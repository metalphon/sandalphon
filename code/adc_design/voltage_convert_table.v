==> flow/design.v <==
module voltage_convert_table(
    input wire clk,                 
    input wire rst_n,               
    input wire [7:0] adc_data,      
    input wire adc_data_valid,      
    output reg [15:0] voltage       
);
    reg [23:0] calib_table [0:7];
    reg [7:0] lower_idx;    
    reg [7:0] upper_idx;    
    reg [7:0] adc_lower;    
    reg [7:0] adc_upper;    
    reg [15:0] volt_lower;  
    reg [15:0] volt_upper;  
    reg [23:0] voltage_temp;  
    initial begin
        calib_table[0] = {8'd0,   16'd0};    
        calib_table[1] = {8'd51,  16'd100};   
        calib_table[2] = {8'd102, 16'd200};   
        calib_table[3] = {8'd128, 16'd250};   
        calib_table[4] = {8'd153, 16'd300};   
        calib_table[5] = {8'd179, 16'd350};   
        calib_table[6] = {8'd192, 16'd376};   
        calib_table[7] = {8'd255, 16'd500};   
    end
    always @(posedge clk or negedge rst_n) begin
        if (!rst_n) begin
            voltage <= 16'd0;
            lower_idx <= 8'd0;
            upper_idx <= 8'd0;
            adc_lower <= 8'd0;
            adc_upper <= 8'd0;
            volt_lower <= 16'd0;
            volt_upper <= 16'd0;
            voltage_temp <= 24'd0;
        end
        else if (adc_data_valid) begin
            if (adc_data <= calib_table[0][23:16]) begin
                voltage <= calib_table[0][15:0];
            end
            else if (adc_data >= calib_table[7][23:16]) begin
                voltage <= calib_table[7][15:0];
            end
            else begin
                if (adc_data > calib_table[0][23:16] && adc_data <= calib_table[1][23:16]) begin
                    lower_idx <= 8'd0;
                    upper_idx <= 8'd1;
                end 
                else if (adc_data > calib_table[1][23:16] && adc_data <= calib_table[2][23:16]) begin
                    lower_idx <= 8'd1;
                    upper_idx <= 8'd2;
                end
                else if (adc_data > calib_table[2][23:16] && adc_data <= calib_table[3][23:16]) begin
                    lower_idx <= 8'd2;
                    upper_idx <= 8'd3;
                end
                else if (adc_data > calib_table[3][23:16] && adc_data <= calib_table[4][23:16]) begin
                    lower_idx <= 8'd3;
                    upper_idx <= 8'd4;
                end
                else if (adc_data > calib_table[4][23:16] && adc_data <= calib_table[5][23:16]) begin
                    lower_idx <= 8'd4;
                    upper_idx <= 8'd5;
                end
                else if (adc_data > calib_table[5][23:16] && adc_data <= calib_table[6][23:16]) begin
                    lower_idx <= 8'd5;
                    upper_idx <= 8'd6;
                end
                else if (adc_data > calib_table[6][23:16] && adc_data <= calib_table[7][23:16]) begin
                    lower_idx <= 8'd6;
                    upper_idx <= 8'd7;
                end
                adc_lower <= calib_table[lower_idx][23:16];
                adc_upper <= calib_table[upper_idx][23:16];
                volt_lower <= calib_table[lower_idx][15:0];
                volt_upper <= calib_table[upper_idx][15:0];
                voltage_temp <= volt_lower + ((adc_data - adc_lower) * (volt_upper - volt_lower)) / (adc_upper - adc_lower);
                voltage <= voltage_temp[15:0];
            end
        end
    end
endmodule 
==> Tool chain data of voltage_convert_table <==
Tool output for the design above, in the order of the flow.
Line numbers count from 1 in the design file above.
Operators: Yosys type, input widths -> output width; for muxes data width and select width s.
Cell names lack the library's common part.
{ "inputs": {"top_module": "voltage_convert_table", "clock_port": "clk", "cell_library": "sky130hd", "corner": "tt_025C_1v80"} }

==> Elaborated design <==
Counts by Yosys on the flattened word-level netlist (proc, flatten, opt, wreduce; memories kept). Register bits leave out memories and registers merged into their read ports (data or address). Print and check cells are left out.
Memory sizes are those after Yosys's memory passes, which may raise the word count (mostly to a power of two), join words into wider ones and drop unused or constant bits.
{ "op_classes": {"mux": 16, "n_reduce_logical": 12, "n_div": 1, "n_logic": 2, "mul": 1, "n_addsub": 4, "compare": 16} }
{ "ops": {"columns": ["op", "n"], "rows": [
  ["$div 24x24->24", 1],
  ["$mul 9x17->24", 1],
  ["$le 8x8->1", 8],
  ["$gt 8x8->1", 7],
  ["$mux 3", 14],
  ["$mux 16", 2],
  ["$sub 8x8->9", 2],
  ["$sub 16x16->17", 1],
  ["$add 16x16->16", 1],
  ["$ge 8x8->1", 1],
  ["$logic_and 1x1->1", 7],
  ["$reduce_bool 7->1", 1],
  ["$reduce_and 4->1", 1],
  ["$reduce_and 3->1", 1],
  ["$not 1->1", 2],
  ["$logic_not 1->1", 2]
]} }
{ "word_totals": {"memories": 1, "register_bits": 70, "romBits": 128, "wordCells": 59, "input_bits": 11, "out_inout_bits": 16} }
{ "memory_table": {"columns": ["name", "size", "word_bits", "line", "source"], "rows": [
  ["calib_table", 8, 16, 8, "reg [23:0] calib_table [0:7];"]
]} }

==> Logic depth <==
Longest topological path by Yosys (ltp), each cell counted once; first at word level (registers and memories cut), then after technology mapping (sequential cells cut; the memories' decode and read muxes count).
{ "depth": {"word_depth": 9, "ABC_AREA": 0, "ltp_mapped": 294} }

==> Mapped cells and area <==
Yosys stat after the flow's synthesis: flattened, memories mapped to cells. It holds for the ABC_AREA given above (unset counts as 0); a run with the other value may have another netlist.
{ "synth_totals": {"mapped_area_um2": 25285.5, "seqArea_um2": 1601.5, "ff_cells": 64, "n_buf": 113, "cell_count": 3371} }
{ "by_type": {"columns": ["cell_type", "n"], "rows": [
  ["ha_1", 385],
  ["fa_1", 118],
  ["dfrtp_1", 64],
  ["nor2_1", 367],
  ["xnor2_1", 140],
  ["nand2_1", 309],
  ["a21oi_1", 220],
  ["a21o_1", 125],
  ["inv_1", 247],
  ["o21ai_0", 173],
  ["xor2_1", 96],
  ["mux2_2", 42],
  ["o21a_1", 63],
  ["nor3_1", 78],
  ["mux2i_1", 35],
  ["nand3_1", 67],
  ["nand2b_1", 50],
  ["a31oi_1", 42]
]} }
Other cell types: 89; their cells: 750.

==> Timing after synthesis <==
Source: OpenSTA report_checks on the synthesized netlist (no wires, ideal clock, input and output delay 20% of the period each), path of least setup slack; recovery checks are left aside. Register names are those of the netlist, which keeps one name where synthesis merged equal registers.
{ "synth_path": {"path_type": "in2reg", "startpoint": "input port adc_data[0]", "endpoint": "register voltage_temp[0]", "t_arrival_ns": 65.635, "n_path_buf": 29, "path_stages": 266, "input_delay_ns": 12.920, "launch_ns": 12.920, "t_required_ns": 64.468, "period_ns": 64.6, "path_delay_ns": 52.847, "setup_ns": 0.132, "setup_slack_ns": -1.167, "synth_period_reached_ns": 65.767} }
"path_delay_ns" = arrival - input delay + setup time.
"path_stages": output pins that drive a net of the path, with the launching flip-flop's if there is one; two outputs of one cell count as two.
"synth_period_reached_ns" = period - worst setup slack (recovery checks aside). The figure is calculated, with input and output delays left at 20% of the set period.
The rows between start and end are the longest chain of elaborated cells between them; the timing report does not say that the signal goes this way. Where chains are equally long, one stands for them.
A line is the first line of the expression or statement that the cell stems from. Yosys adds cells for indexed reads and writes and turns some case tables into memories.
{ "synth_between": {"cell_sequence": "inv_1 ha_1 inv_1 fa_1 a21oi_1 o22ai_1 o41ai_1 inv_1 nor2_1 inv_1 fa_1 inv_1 fa_1 fa_1 inv_1 fa_1 inv_1 ha_1 (+230 left out) a211oi_4 clkbuf_1 mux2i_1 ha_1 a21oi_1 nor2b_1 o21ai_0 nand2b_1 a21oi_1 nor2b_1 o21ai_0 nand2b_1 a21oi_1 nor3_1 a211oi_1 nor3_1 a2111oi_0 nor2_1", "elab_chain_cells": 4, "cells_between": 9, "classes_between": "2 x add/sub; 1 x mul; 1 x div; 2 x compare; 2 x logic; 1 x reduce/logical"} }
{ "synth_rtl": {"columns": ["element", "line", "source"], "rows": [
  ["start: declaration", 4, "input wire [7:0] adc_data,"],
  ["$sub 8x8->9", 77, "voltage_temp <= volt_lower + ((adc_data - adc_lower) * (volt_upper - volt_lower)) / (adc_upper - adc_lower);"],
  ["$mul 9x17->24", 77, null],
  ["$div 24x24->24", 77, null],
  ["$add 16x16->16", 77, null],
  ["end: assignment", 35, "voltage_temp <= 24'd0;"],
  ["end: assignment", 77, null]
]} }

==> Path in the finished layout <==
From the final timing report of flow run 1: the path of least setup slack in the routed layout; clock arrival at registers is part of the times.
{ "layout_path": {"path_type": "in2reg", "startpoint": "input port adc_data[0]", "endpoint": "register voltage_temp[15]", "setup_slack_ns": -4.07, "setup_ns": 0.14, "t_arrival_ns": 59.81, "t_required_ns": 55.74, "period_ns": 55.5, "launch_ns": 11.10, "input_delay_ns": 11.10, "n_path_buf": 40, "path_stages": 276} }
The rows between start and end are the longest chain of elaborated cells between them; the timing report does not say that the signal goes this way. Where chains are equally long, one stands for them.
{ "layout_between": {"cell_sequence": "buf_12 inv_12 ha_4 inv_2 fa_2 a21oi_4 o22ai_2 o41ai_2 inv_1 buf_6 nor2_4 inv_2 fa_2 inv_2 fa_2 fa_1 inv_2 fa_1 (+240 left out) buf_4 inv_4 buf_8 ha_4 inv_2 fa_2 nor2b_2 o21ai_1 nand2b_1 a21o_1 a21o_1 a21o_1 a21o_1 nand3_2 nor3b_4 nand3b_1 xnor2_2 o21ai_1", "elab_chain_cells": 4, "cells_between": 9, "classes_between": "2 x add/sub; 1 x mul; 1 x div; 2 x compare; 2 x logic; 1 x reduce/logical"} }
{ "layout_rtl": {"columns": ["element", "line", "source"], "rows": [
  ["start: declaration", 4, "input wire [7:0] adc_data,"],
  ["$sub 8x8->9", 77, "voltage_temp <= volt_lower + ((adc_data - adc_lower) * (volt_upper - volt_lower)) / (adc_upper - adc_lower);"],
  ["$mul 9x17->24", 77, null],
  ["$div 24x24->24", 77, null],
  ["$add 16x16->16", 77, null],
  ["end: assignment", 35, "voltage_temp <= 24'd0;"],
  ["end: assignment", 77, null]
]} }

## Implementation results

Below are 2 stored runs of the flow (Yosys, OpenROAD; platform sky130hd) on voltage_convert_table, each with its settings and what was measured, unordered. Constraints: input delay and output delay 20% of the set period each, output load 0.01 pF.

Flow run 1
==> flow/run.sh <==
#!/bin/bash
# the make line also repeats the synthesis and layout settings of config.mk as NAME=value (left out here)
make -C /OpenROAD-flow-scripts/flow DESIGN_CONFIG=/design/flow/config.mk WORK_HOME=/design/flow/orfs CLKGATE_MAP_FILE= finish
==> flow/config.mk <==
export PLATFORM = sky130hd
export DESIGN_NAME = voltage_convert_table
export DESIGN_NICKNAME = voltage_convert_table
export VERILOG_FILES = /design/flow/design.v
export SDC_FILE = /design/flow/constraint.sdc
export NUM_CORES = 4
export LEC_CHECK = 0
export CAP_MARGIN = 20
export CELL_PAD_IN_SITES_GLOBAL_PLACEMENT = 0
export CORE_MARGIN = 2
export CORE_UTILIZATION = 39
export CTS_CLUSTER_SIZE = 86
export PLACE_DENSITY_LB_ADDON = 0.01
export SETUP_SLACK_MARGIN = -2.0
export SLEW_MARGIN = 20
==> flow/constraint.sdc <==
create_clock -name core_clock -period 55.5 [get_ports {clk}]
set_input_delay 11.1000 -clock core_clock [delete_from_list [all_inputs] [get_ports {clk}]]
set_output_delay 11.1000 -clock core_clock [all_outputs]
set_load 0.01 [all_outputs]

==> results of flow run 1, as JSON <==
{
  "synthesis_area_um2": 25285.5,
  "total_die_area_um2": 66886.9,
  "final_stdcell_area_um2": 41203.3,
  "final_setup_ws_ns": -4.073,
  "hold_worst_slack_ns": 0.473
}

Flow run 2
==> flow/run.sh <==
#!/bin/bash
# the make line also repeats the synthesis and layout settings of config.mk as NAME=value (left out here)
make -C /OpenROAD-flow-scripts/flow DESIGN_CONFIG=/design/flow/config.mk WORK_HOME=/design/flow/orfs CLKGATE_MAP_FILE= finish
==> flow/config.mk <==
export PLATFORM = sky130hd
export DESIGN_NAME = voltage_convert_table
export DESIGN_NICKNAME = voltage_convert_table
export VERILOG_FILES = /design/flow/design.v
export SDC_FILE = /design/flow/constraint.sdc
export NUM_CORES = 4
export LEC_CHECK = 0
export ABC_AREA = 1
export CAP_MARGIN = 20
export CELL_PAD_IN_SITES_GLOBAL_PLACEMENT = 1
export CORE_MARGIN = 8
export CORE_UTILIZATION = 33
export CTS_CLUSTER_DIAMETER = 324
export GPL_ROUTABILITY_DRIVEN = 1
export MAX_ROUTING_LAYER = met4
export MIN_ROUTING_LAYER = met2
export PLACE_DENSITY_LB_ADDON = 0.11
export SLEW_MARGIN = 20
==> flow/constraint.sdc <==
create_clock -name core_clock -period 64.8 [get_ports {clk}]
set_input_delay 12.9600 -clock core_clock [delete_from_list [all_inputs] [get_ports {clk}]]
set_output_delay 12.9600 -clock core_clock [all_outputs]
set_load 0.01 [all_outputs]

==> results of flow run 2, as JSON <==
{
  "synthesis_area_um2": 23990.5,
  "total_die_area_um2": 81581.6,
  "final_stdcell_area_um2": 37343.3,
  "final_setup_ws_ns": 0.279,
  "hold_worst_slack_ns": 0.474
}
